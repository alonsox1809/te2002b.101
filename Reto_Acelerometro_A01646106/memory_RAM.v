==> flow/design.v <==
module memory_RAM #(parameter NBits = 40, NAddr = 4)(
	input clk, rst_a,
	input wr_en,
	input [NBits - 1 : 0] Data_in,
	input [NAddr - 1 : 0] Data_address,
	output [NBits - 1 : 0] Data_out
);
	reg [NBits - 1 : 0] RAM [0 : (2**NAddr) - 1];
	always @(posedge clk or negedge rst_a)
	begin
		if(!rst_a)
		begin
			integer i;
			for(i = 0; i < 2**NAddr; i = i+1)
				RAM[i] <= 'd0;
		end
		else if(wr_en)
		begin
			RAM[Data_address] <= Data_in;
		end
	end 
	assign Data_out = RAM[Data_address]; 
endmodule 
# Step by step through the tools: memory_RAM

What the tools print for memory_RAM, step after step.
Line numbers count from 1 in the design file above.
Operators carry their Yosys type and port widths (W data, S select, Z words).
Not given: --

Top module: memory_RAM
Clock input: clk
Standard-cell library: sky130hd
Timing corner: tt_025C_1v80

# Elaborated design

Yosys after proc, flatten, opt, wreduce and memory -nomap, before mapping. Enables and synchronous resets that opt folds into registers are not counted as muxes. Print and check cells are not counted. Equal cells are merged and count once.

Eq/ne operators: 15
Multiplexer cells: 1
Reduce/logical cells: 17

Operators by type and width:

| cell                 | count |
| $pmux W40 S16        | 1 |
| $reduce_and A2 Y1    | 16 |
| $eq A4 B4 Y1 const B | 8 |
| $eq A4 B3 Y1 const B | 4 |
| $eq A4 B2 Y1 const B | 2 |
| $eq A4 B1 Y1 const B | 1 |
| $logic_not A4 Y1     | 1 |

Register bits: 640
Input bits: 47
Output and inout bits: 40

# Logic depth

Yosys ltp: most cells in a row. Word level: on the elaborated netlist, between registers, memories and ports. Mapped: between sequential cells and ports; inverters and the memories' decode and read muxes count.

Word-level depth: 2
ABC_AREA: 0
Gate-level depth with buffers: 9
Gate-level depth less buffers: 5

# After synthesis

The flow's flattened synthesis, as Yosys stat reports it; memories are mapped. The netlist is that of the ABC_AREA named above (0 if unset); the other value can give another one.
The area totals of this step are shown rounded.

Cell types:

| cell type                 | count |
| sky130_fd_sc_hd__dfrtp_1  | 640 |
| sky130_fd_sc_hd__mux2_2   | 629 |
| sky130_fd_sc_hd__a22oi_1  | 155 |
| sky130_fd_sc_hd__a22o_1   | 70 |
| sky130_fd_sc_hd__buf_2    | 101 |
| sky130_fd_sc_hd__a211oi_1 | 64 |
| sky130_fd_sc_hd__clkbuf_1 | 92 |
| sky130_fd_sc_hd__a21oi_1  | 64 |
| sky130_fd_sc_hd__nand2_1  | 75 |
| sky130_fd_sc_hd__a221oi_1 | 31 |
| sky130_fd_sc_hd__o22ai_1  | 40 |
| sky130_fd_sc_hd__nor2_1   | 63 |
| sky130_fd_sc_hd__mux2_1   | 18 |
| sky130_fd_sc_hd__nor2b_1  | 12 |
| sky130_fd_sc_hd__a31oi_1  | 10 |
| sky130_fd_sc_hd__a222oi_1 | 6 |
| sky130_fd_sc_hd__o32a_1   | 6 |
| sky130_fd_sc_hd__nand3_1  | 11 |

Not listed: further types 21, cells in them 62.

Mapped cells: 2149
Mapped area: 29000 sq um
Sequential area: 16000 sq um
Flip-flops: 640

# Timing after synthesis

OpenSTA on the mapped netlist: ideal clock, no wires. The path of least setup slack (recovery checks aside). Input and output delay are each 20% of the period. Register names are those of the netlist, which keeps one name where synthesis merged equal registers.

Path type: input to output
Start: in Data_address[2]
End: out Data_out[10]
Period: 2250 ps
Input delay: 450 ps
Output delay: 450 ps
Arrival time: 1805 ps
Path slack: -5 ps
Path delay: 1355 ps
Stages: 7
Path buffers: 2
Synthesis period reached: 2255 ps

"path delay" is the arrival time less input delay plus setup time.
At an output port there is no setup time.
"stages": output pins that drive a net of the path, with the launching flip-flop's if there is one; two outputs of one cell count as two.
"synthesis period reached" = period - worst setup slack (recovery checks aside). The figure is calculated, with input and output delays left at 20% of the set period.
Between the ends stands the longest chain of elaborated cells between them, by number of cells; it is not shown to be the way that was timed. Of several equally long chains one is given.
Each line given opens the expression or statement behind the cell; cells for indexed reads and writes are added by Yosys, which also makes memories of some case tables.

Path through: sky130_fd_sc_hd__buf_4 > sky130_fd_sc_hd__and2_0 > sky130_fd_sc_hd__buf_6 > sky130_fd_sc_hd__a22o_1 > sky130_fd_sc_hd__a222oi_1 > sky130_fd_sc_hd__o221ai_1 > sky130_fd_sc_hd__o32a_1
Cells in the longest elaborated chain: 2

RTL lines, path post-synthesis:

| element            | line | source |
| start: declaration | 5    | `input [NAddr - 1 : 0] Data_address,` |
| $eq A4 B4 Y1       | 22   | `assign Data_out = RAM[Data_address];` |
| $pmux W40 S16      | 22   |  |
| end: declaration   | 6    | `output [NBits - 1 : 0] Data_out` |

# Timing after layout

From the final timing report of record 1: the path of least setup slack in the routed layout; clock arrival at registers is part of the times.
The path's times are printed in steps of 10 ps; the period is the one set.

Path type: register to output
Start: reg RAM[2][2]
End: out Data_out[2]
Period: 2170 ps
Output delay: 430 ps
Arrival time: 2530 ps
Path slack: -800 ps
Stages: 7
Path buffers: 2

Between the ends stands the longest chain of elaborated cells between them, by number of cells; it is not shown to be the way that was timed. Of several equally long chains one is given.

Path through: sky130_fd_sc_hd__dfrtp_1 > sky130_fd_sc_hd__mux2_4 > sky130_fd_sc_hd__a222oi_1 > sky130_fd_sc_hd__o221ai_1 > sky130_fd_sc_hd__o32a_1 > sky130_fd_sc_hd__buf_6 > sky130_fd_sc_hd__buf_6
Cells in the longest elaborated chain: 1

RTL lines, path post-layout:

| element            | line | source |
| start: declaration | 8    | `reg [NBits - 1 : 0] RAM [0 : (2**NAddr) - 1];` |
| start: assignment  | 15   | `RAM[i] <= 'd0;` |
| start: assignment  | 19   | `RAM[Data_address] <= Data_in;` |
| $pmux W40 S16      | 22   | `assign Data_out = RAM[Data_address];` |
| end: declaration   | 6    | `output [NBits - 1 : 0] Data_out` |

Ticket comment

Measured results for memory_RAM: 2 stored runs of the Yosys and OpenROAD flow on sky130hd. The settings differ; the order carries no meaning. The constraints put input and output delay at 20% of the set period each and load the outputs with 0.01 pF.
By "clock period achieved" is meant the clock period of the run minus its worst setup slack. This is arithmetic on one report: input and output delays are still those of the set period (20% each).
"time of the worst setup path" = time allowed to the worst setup path (clock period - input delay - output delay, where it has them) - its slack; a late launch clock adds to it, a late capture clock takes from it.
"power consumption": no workload was simulated; the value follows from the tool's default switching activity.
"time of the worst setup path" is known to 10 ps.
Results are given in rounded form.
A setting shown as n/a is not set for that run.

| setting or result                        | record 1           | record 2        |
| period_ns                                | 2.17               | 4.71            |
| CORE_UTILIZATION                         | 22                 | 63              |
| SETUP_SLACK_MARGIN                       | 0.19               | n/a             |
| PLACE_DENSITY                            | 0.89               | 0.38            |
| CORE_MARGIN                              | 4                  | 10              |
| TNS_END_PERCENT                          | 10                 | n/a             |
| CTS_CLUSTER_SIZE                         | 11                 | n/a             |
| MAX_ROUTING_LAYER                        | met5               | n/a             |
| CAP_MARGIN                               | 20                 | 20              |
| SLEW_MARGIN                              | 20                 | 20              |
| CORE_ASPECT_RATIO                        | n/a                | 0.95            |
| GPL_TIMING_DRIVEN                        | n/a                | 1               |
| GPL_ROUTABILITY_DRIVEN                   | n/a                | 1               |
| CTS_CLUSTER_DIAMETER                     | n/a                | 46              |
| MIN_ROUTING_LAYER                        | n/a                | met1            |
| utilization after layout (%)             | 29                 | 73              |
| power consumption (mW)                   | 33                 | 16              |
| standard-cell area after routing (sq um) | 37000              | 33000           |
| overall die area (sq um)                 | 140000             | 54000           |
| synthesis area (sq um)                   | 29000              | 29000           |
| worst setup slack after layout (ps)      | -800               | 230             |
| clock period achieved (ps)               | 2968               | 4476            |
| total negative slack (ps)                | -18000             | 0               |
| time of the worst setup path (ps)        | 2530               | 2590            |
| worst setup path kind                    | register to output | input to output |
