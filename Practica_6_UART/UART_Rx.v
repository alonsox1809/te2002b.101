==> flow/design.v <==
module BCD_module(
	input [3:0] bcd_in, 
	output reg [0:6] bcd_out
	);
	always@(*)  
	begin
		case(bcd_in)
			0: bcd_out = ~7'b1111_110;  
			1: bcd_out = ~7'b0110_000;  
			2: bcd_out = ~7'b1101_101;  
			3: bcd_out = ~7'b1111_001;  
			4: bcd_out = ~7'b0110_011;  
			5: bcd_out = ~7'b1011_011;  
			6: bcd_out = ~7'b1011_111;  
			7: bcd_out = ~7'b1110_000;  
			8: bcd_out = ~7'b1111_111;  
			9: bcd_out = ~7'b1111_011;  
			default: bcd_out = ~7'b0000_000;  
		endcase
	end
endmodule
module UART_Rx #(parameter BAUD_RATE = 9600, parameter CLOCK_FREQ = 50_000_000, BITS = 8)(
    input wire clk, 
    input wire rst, 
    input wire rx_in,
    output wire idle,
    output wire startbit,
    output wire databits,
    output wire stopbits,
    output [0:6] D_un, D_de, D_ce,
    output reg data_ready 
); 
    localparam IDLE = 2'b00, START_BIT = 2'b01, DATA_BITS = 2'b10, STOP_BIT = 2'b11; 
    reg [1:0] state; 
    reg [3:0] bit_index; 
    reg [15:0] baud_counter; 
    reg [BITS-1:0] data_buffer;
    reg [BITS-1:0] data_out;
    reg rx_sync1, rx_sync2;
    always @(posedge clk) begin
        rx_sync1 <= rx_in;
        rx_sync2 <= rx_sync1;
    end
    wire [3:0] unidades, decenas, centenas;
    assign unidades = data_out % 10;
    assign decenas  = (data_out % 100) / 10;
    assign centenas = (data_out % 1000) / 100;
    BCD_module Uni(.bcd_in(unidades), .bcd_out(D_un)); 
    BCD_module Dec(.bcd_in(decenas),  .bcd_out(D_de)); 
    BCD_module Cen(.bcd_in(centenas), .bcd_out(D_ce));
    assign idle     = (state == IDLE);
    assign startbit = (state == START_BIT);
    assign databits = (state == DATA_BITS);
    assign stopbits = (state == STOP_BIT);
    always @(posedge clk or posedge rst) begin 
        if (rst) begin 
            state        <= IDLE; 
            data_out     <= 0; 
            data_ready   <= 0; 
            bit_index    <= 0; 
            baud_counter <= 0;
            data_buffer  <= 0;
        end else begin
            data_ready <= 0;  
            case (state)
            IDLE: begin
                if (!rx_sync2) begin   
                    state        <= START_BIT; 
                    baud_counter <= 0; 
                    data_buffer  <= 0;
                end 
            end
            START_BIT: begin
                if (baud_counter < CLOCK_FREQ / BAUD_RATE / 2 - 1) begin 
                    baud_counter <= baud_counter + 1; 
                end else begin 
                    baud_counter <= 0;
                    if (!rx_sync2)   
                        state <= DATA_BITS;
                    else
                        state <= IDLE;   
                end
            end
            DATA_BITS: begin
                if (baud_counter < CLOCK_FREQ / BAUD_RATE - 1) begin
                    baud_counter <= baud_counter + 1;
                end else begin
                    baud_counter           <= 0;
                    data_buffer[bit_index] <= rx_sync2;
                    if (bit_index < BITS - 1) begin
                        bit_index <= bit_index + 1;
                    end else begin
                        bit_index <= 0;
                        state     <= STOP_BIT;
                    end
                end
            end
            STOP_BIT: begin
                if (baud_counter < CLOCK_FREQ / BAUD_RATE - 1) begin 
                    baud_counter <= baud_counter + 1; 
                end else begin 
                    baud_counter <= 0;
                    if (rx_sync2) begin   
                        data_out   <= data_buffer;
                        data_ready <= 1;
                    end
                    state <= IDLE;
                end 
            end 
            endcase 
        end 
    end 
endmodule
; Reports on UART_Rx
; The steps from the RTL of UART_Rx to its reports follow in flow order.
; Lines are those of the file above, counted from 1.
; The mark n/a stands for no value.
[setup]
top_module = UART_Rx
clock_port = clk
library = sky130hd
lib_corner = tt_025C_1v80

; Word level
; Yosys after proc, flatten, opt, wreduce and memory -nomap, before mapping. Memory bits, and registers merged into a memory's read port (data or address), are not among the register bits. Print and check cells are not counted. Equal cells are merged and count once.
; Yosys's memory passes give these memory sizes; they may raise the number of words (mostly to a power of two), join words into wider ones and drop unused or constant bits.
[bits]
ff_bits = 41
romBits = 336
memories = 3
inputBits = 3
wordCells = 64
[classes]
addsub = 3
div_mod_pow = 5
cmp = 3
n_eq = 8
n_shift = 2
muxes = 18
bitwise = 5
reduce_logical = 9
[memory_table]
columns = memory, words, word_bits, read_ports, wr, line
row1 = (no name shown), 16, 7, 1, 0, 7  ; case(bcd_in)
row2 = (no name shown), 16, 7, 1, 0, 7
row3 = (no name shown), 16, 7, 1, 0, 7
[op_table]
columns = operator, n
row1 = remainder unit 8 x 10 -> 32 bit (second input constant), 1
row2 = divider 32 x 7 -> 32 bit (second input constant), 1
row3 = remainder unit 8 x 7 -> 32 bit (second input constant), 1
row4 = divider 32 x 4 -> 32 bit (second input constant), 1
row5 = remainder unit 8 x 4 -> 32 bit (second input constant), 1
row6 = parallel mux 16 bit (select 3 bit), 1
row7 = two-way mux 16 bit, 3
row8 = adder 16 x 1 -> 16 bit (second input constant), 1
row9 = less-than comparator 16 x 12 -> 1 bit (second input constant), 1
row10 = less-than comparator 16 x 13 -> 1 bit (second input constant), 1
row11 = parallel mux 8 bit (select 2 bit), 1
row12 = two-way mux 8 bit, 2
row13 = two-way mux 2 bit, 6
row14 = inequality test 2 bit (second input constant), 5
row15 = variable shift 1 x 5 -> 8 bit, 1
row16 = variable shift 1 x 5 -> 8 bit (first input constant), 1
row17 = AND 8 bit, 1
row18 = bitwise OR 8 bit, 1
row19 = NOT 8 bit, 1
row20 = parallel mux 2 bit (select 4 bit), 1
row21 = AND reduction 3 bit, 2
row22 = AND reduction 6 bit, 1
row23 = negator 4 -> 5 bit, 1
row24 = equality test 2 bit (second input constant), 2
row25 = AND reduction 2 bit, 2
row26 = OR reduction 2 bit, 2
row27 = adder 4 x 1 -> 4 bit (second input constant), 1
row28 = less-than comparator 4 x 3 -> 1 bit (second input constant), 1
; Other operator kinds: 6; their cells: 9.

; Logic depth
; Longest topological path by Yosys (ltp), each cell counted once; first at word level (registers and memories cut), then after technology mapping (sequential cells cut; the memories' decode and read muxes count).
[logic_depth]
word_depth = 7
ABC_AREA = 0
depth_mapped = 20

; Mapped cells and area
; Yosys stat after the flow's synthesis: flattened, memories mapped to cells. It holds for the ABC_AREA given above (unset counts as 0); a run with the other value may have another netlist.
[by_type]
columns = cell, n, area_total_um2
row1 = sky130_fd_sc_hd__dfrtp_1, 40, 1000.96
row2 = sky130_fd_sc_hd__o21ai_0, 57, 285.274
row3 = sky130_fd_sc_hd__ha_1, 20, 250.24
row4 = sky130_fd_sc_hd__nand2_1, 55, 206.448
row5 = sky130_fd_sc_hd__a21oi_1, 34, 170.163
row6 = sky130_fd_sc_hd__nand3_1, 26, 130.125
row7 = sky130_fd_sc_hd__nor2_1, 34, 127.622
row8 = sky130_fd_sc_hd__nand2b_1, 15, 93.84
row9 = sky130_fd_sc_hd__inv_1, 21, 78.826
row10 = sky130_fd_sc_hd__and2_1, 10, 62.56
row11 = sky130_fd_sc_hd__a22o_1, 7, 61.309
row12 = sky130_fd_sc_hd__buf_4, 8, 60.058
row13 = sky130_fd_sc_hd__o211ai_1, 8, 60.058
row14 = sky130_fd_sc_hd__buf_6, 5, 56.304
row15 = sky130_fd_sc_hd__nor3_1, 11, 55.053
row16 = sky130_fd_sc_hd__xnor2_1, 6, 52.55
row17 = sky130_fd_sc_hd__a21o_1, 6, 45.043
row18 = sky130_fd_sc_hd__a2bb2oi_1, 5, 43.792
; Other cell types: 72; their cells: 165.
[synth_totals]
cell_count = 533
area_um2 = 4244.1
flip_flops = 43
; The figures by module come from a second, unflattened synthesis with its own total; it is not the netlist above.
[hier_totals]
hier_cells = 545
area_unflattened_um2 = 4036.4
; Each row is one instance without its submodules.
[by_module]
columns = mod, n_inst, cells, area_um2, seq_area_um2
row1 = UART_Rx, 1, 446, 3405.8, 1067.3
row2 = BCD_module, 3, 33, 210.2, 0.0

; Worst setup path after synthesis
; OpenSTA on the mapped netlist: ideal clock, no wires. The path of least setup slack (recovery checks aside). Input and output delay are each 20% of the period. Register names are those of the netlist, which keeps one name where synthesis merged equal registers.
[synth_path]
kind = register to output
from = reg data_out[5]
to = out D_un[4]
clock_period_ps = 4960
output_delay_ps = 992
launch_ps = 0
t_arrival_ps = 3682
setup_slack_ps = 286
path_delay_ps = 3682
path_stages = 17
synth_period_reached_ps = 4674
; "path_delay_ps" is the arrival time less input delay plus setup time.
; A path that ends at an output port has no setup time.
; "path_stages" counts driving pins, that of a launching flip-flop among them; a cell with two outputs on the path counts twice.
; "synth_period_reached_ps" is the clock period less the worst setup slack; recovery checks do not enter. This is arithmetic on one report: input and output delays are still those of the set period (20% each).
; The rows between start and end are the longest chain of elaborated cells between them; the timing report does not say that the signal goes this way. Where chains are equally long, one stands for them.
; A line is the first line of the expression or statement that the cell stems from. Yosys adds cells for indexed reads and writes and turns some case tables into memories.
; The chain passes a memory read, where the word-level depth is cut; so it can be longer than that depth.
[synth_via]
path_cell_list = sky130_fd_sc_hd__dfrtp_1 -> sky130_fd_sc_hd__buf_6 -> sky130_fd_sc_hd__nor2_1 -> sky130_fd_sc_hd__inv_1 -> sky130_fd_sc_hd__ha_1 -> sky130_fd_sc_hd__nand2b_1 -> sky130_fd_sc_hd__a211oi_4 -> sky130_fd_sc_hd__nor3_4 -> sky130_fd_sc_hd__a21o_1 -> sky130_fd_sc_hd__o31ai_4 -> sky130_fd_sc_hd__o31ai_2 -> sky130_fd_sc_hd__a2bb2oi_2 -> sky130_fd_sc_hd__ha_1 -> sky130_fd_sc_hd__nor2_1 -> sky130_fd_sc_hd__mux2_2 -> sky130_fd_sc_hd__nor2_4 -> sky130_fd_sc_hd__mux2_2
elab_chain_len = 2
[synth_rtl]
columns = item, line
row1 = from (decl), 38  ; reg [BITS-1:0] data_out;
row2 = from (assign), 58  ; data_out     <= 0;
row3 = from (assign), 104  ; data_out   <= data_buffer;
row4 = remainder unit 8 x 4 -> 32 bit, 45  ; assign unidades = data_out % 10;
row5 = memory (16 x 7 bit), 7  ; case(bcd_in)
row6 = to (decl), 30  ; output [0:6] D_un, D_de, D_ce,

; Worst path after layout
; Path of least setup slack in the final report of entry A (OpenROAD, finished layout, wires in). Where an end is a register, its clock arrival counts in the times.
; The path's times are printed in steps of 10 ps; the period is the one set.
[layout_path]
kind = register to output
from = reg data_out[5]
to = out D_un[4]
clock_period_ps = 3560
output_delay_ps = 710
launch_ps = 290
t_arrival_ps = 4190
setup_slack_ps = -1350
path_stages = 20
; The rows between start and end are the longest chain of elaborated cells between them; the timing report does not say that the signal goes this way. Where chains are equally long, one stands for them.
; The chain passes a memory read, where the word-level depth is cut; so it can be longer than that depth.
[layout_via]
path_cell_list = sky130_fd_sc_hd__dfrtp_2 -> sky130_fd_sc_hd__buf_4 -> sky130_fd_sc_hd__buf_6 -> sky130_fd_sc_hd__nor2_4 -> sky130_fd_sc_hd__inv_2 -> sky130_fd_sc_hd__ha_4 -> sky130_fd_sc_hd__buf_4 -> sky130_fd_sc_hd__nor2b_1 -> sky130_fd_sc_hd__o211ai_1 -> sky130_fd_sc_hd__a31oi_1 -> sky130_fd_sc_hd__or2_4 -> sky130_fd_sc_hd__o31ai_4 -> sky130_fd_sc_hd__nand2_2 -> sky130_fd_sc_hd__a2bb2oi_4 -> sky130_fd_sc_hd__ha_4 -> sky130_fd_sc_hd__a32oi_4 -> sky130_fd_sc_hd__buf_6 -> sky130_fd_sc_hd__mux2i_1 -> sky130_fd_sc_hd__mux2_4 -> sky130_fd_sc_hd__buf_6
elab_chain_len = 2
[layout_rtl]
columns = item, line
row1 = from (decl), 38  ; reg [BITS-1:0] data_out;
row2 = from (assign), 58  ; data_out     <= 0;
row3 = from (assign), 104  ; data_out   <= data_buffer;
row4 = remainder unit 8 x 4 -> 32 bit, 45  ; assign unidades = data_out % 10;
row5 = memory (16 x 7 bit), 7  ; case(bcd_in)
row6 = to (decl), 30  ; output [0:6] D_un, D_de, D_ce,

Appendix: measured runs

Flow measurements of UART_Rx on sky130hd: 2 stored runs with different settings, listed in no order. Input and output delays are each 20% of the period that was set; the output load is 0.01 pF.
By "period_reached_ps" is meant the clock period of the run minus its worst setup slack. This is arithmetic on one report: input and output delays are still those of the set period (20% each).
"worst_path_ps" = time allowed to the worst setup path (clock period - input delay - output delay, where it has them) - its slack; a late launch clock adds to it, a late capture clock takes from it.
By "power_uw" is meant OpenSTA's value without simulated activity: inputs other than the clock are taken to toggle once in ten clock periods, and the tool carries that through the logic.
"worst_path_ps" is given in steps of 10 ps.

# entry A
==> flow/run.sh <==
#!/bin/bash
# the make line also repeats the synthesis and layout settings of config.mk as NAME=value (left out here)
make -C /OpenROAD-flow-scripts/flow DESIGN_CONFIG=/design/flow/config.mk WORK_HOME=/design/flow/orfs CLKGATE_MAP_FILE= finish
==> flow/config.mk <==
export PLATFORM = sky130hd
export DESIGN_NAME = UART_Rx
export DESIGN_NICKNAME = UART_Rx
export VERILOG_FILES = /design/flow/design.v
export SDC_FILE = /design/flow/constraint.sdc
export NUM_CORES = 4
export LEC_CHECK = 0
export CAP_MARGIN = 40
export CELL_PAD_IN_SITES_DETAIL_PLACEMENT = 2
export CORE_MARGIN = 2
export CORE_UTILIZATION = 21
export CTS_CLUSTER_DIAMETER = 184
export CTS_CLUSTER_SIZE = 15
export GPL_TIMING_DRIVEN = 0
export MAX_ROUTING_LAYER = met5
export PLACE_DENSITY_LB_ADDON = 0.28
export SETUP_SLACK_MARGIN = -0.2
export SLEW_MARGIN = 40
export TNS_END_PERCENT = 95
==> flow/constraint.sdc <==
create_clock -name core_clock -period 3.56 [get_ports {clk}]
set_input_delay 0.7120 -clock core_clock [delete_from_list [all_inputs] [get_ports {clk}]]
set_output_delay 0.7120 -clock core_clock [all_outputs]
set_load 0.01 [all_outputs]

==> entry A: results <==
post_synth_area_um2=4244.1
die_footprint_um2=21362.7
final_stdcell_area_um2=6209.7
timing.setup.ws_ps=-1345
tns_setup_ps=-18254
hold_ws_ps=343
power_uw=979.7
period_reached_ps=4905
worst_path_ps=4190
critical_path_kind="register to output"

# entry B
==> flow/run.sh <==
#!/bin/bash
# the make line also repeats the synthesis and layout settings of config.mk as NAME=value (left out here)
make -C /OpenROAD-flow-scripts/flow DESIGN_CONFIG=/design/flow/config.mk WORK_HOME=/design/flow/orfs CLKGATE_MAP_FILE= finish
==> flow/config.mk <==
export PLATFORM = sky130hd
export DESIGN_NAME = UART_Rx
export DESIGN_NICKNAME = UART_Rx
export VERILOG_FILES = /design/flow/design.v
export SDC_FILE = /design/flow/constraint.sdc
export NUM_CORES = 4
export LEC_CHECK = 0
export CAP_MARGIN = 20
export CORE_ASPECT_RATIO = 0.55
export CORE_MARGIN = 2
export CORE_UTILIZATION = 60
export GPL_ROUTABILITY_DRIVEN = 0
export MAX_ROUTING_LAYER = met5
export PLACE_DENSITY_LB_ADDON = 0.08
export SLEW_MARGIN = 40
==> flow/constraint.sdc <==
create_clock -name core_clock -period 10.2 [get_ports {clk}]
set_input_delay 2.0400 -clock core_clock [delete_from_list [all_inputs] [get_ports {clk}]]
set_output_delay 2.0400 -clock core_clock [all_outputs]
set_load 0.01 [all_outputs]

==> entry B: results <==
post_synth_area_um2=4244.1
die_footprint_um2=7792.8
final_stdcell_area_um2=4684.5
timing.setup.ws_ps=2825
tns_setup_ps=0
hold_ws_ps=333
power_uw=382.8
period_reached_ps=7375
worst_path_ps=5330
critical_path_kind="register to output"
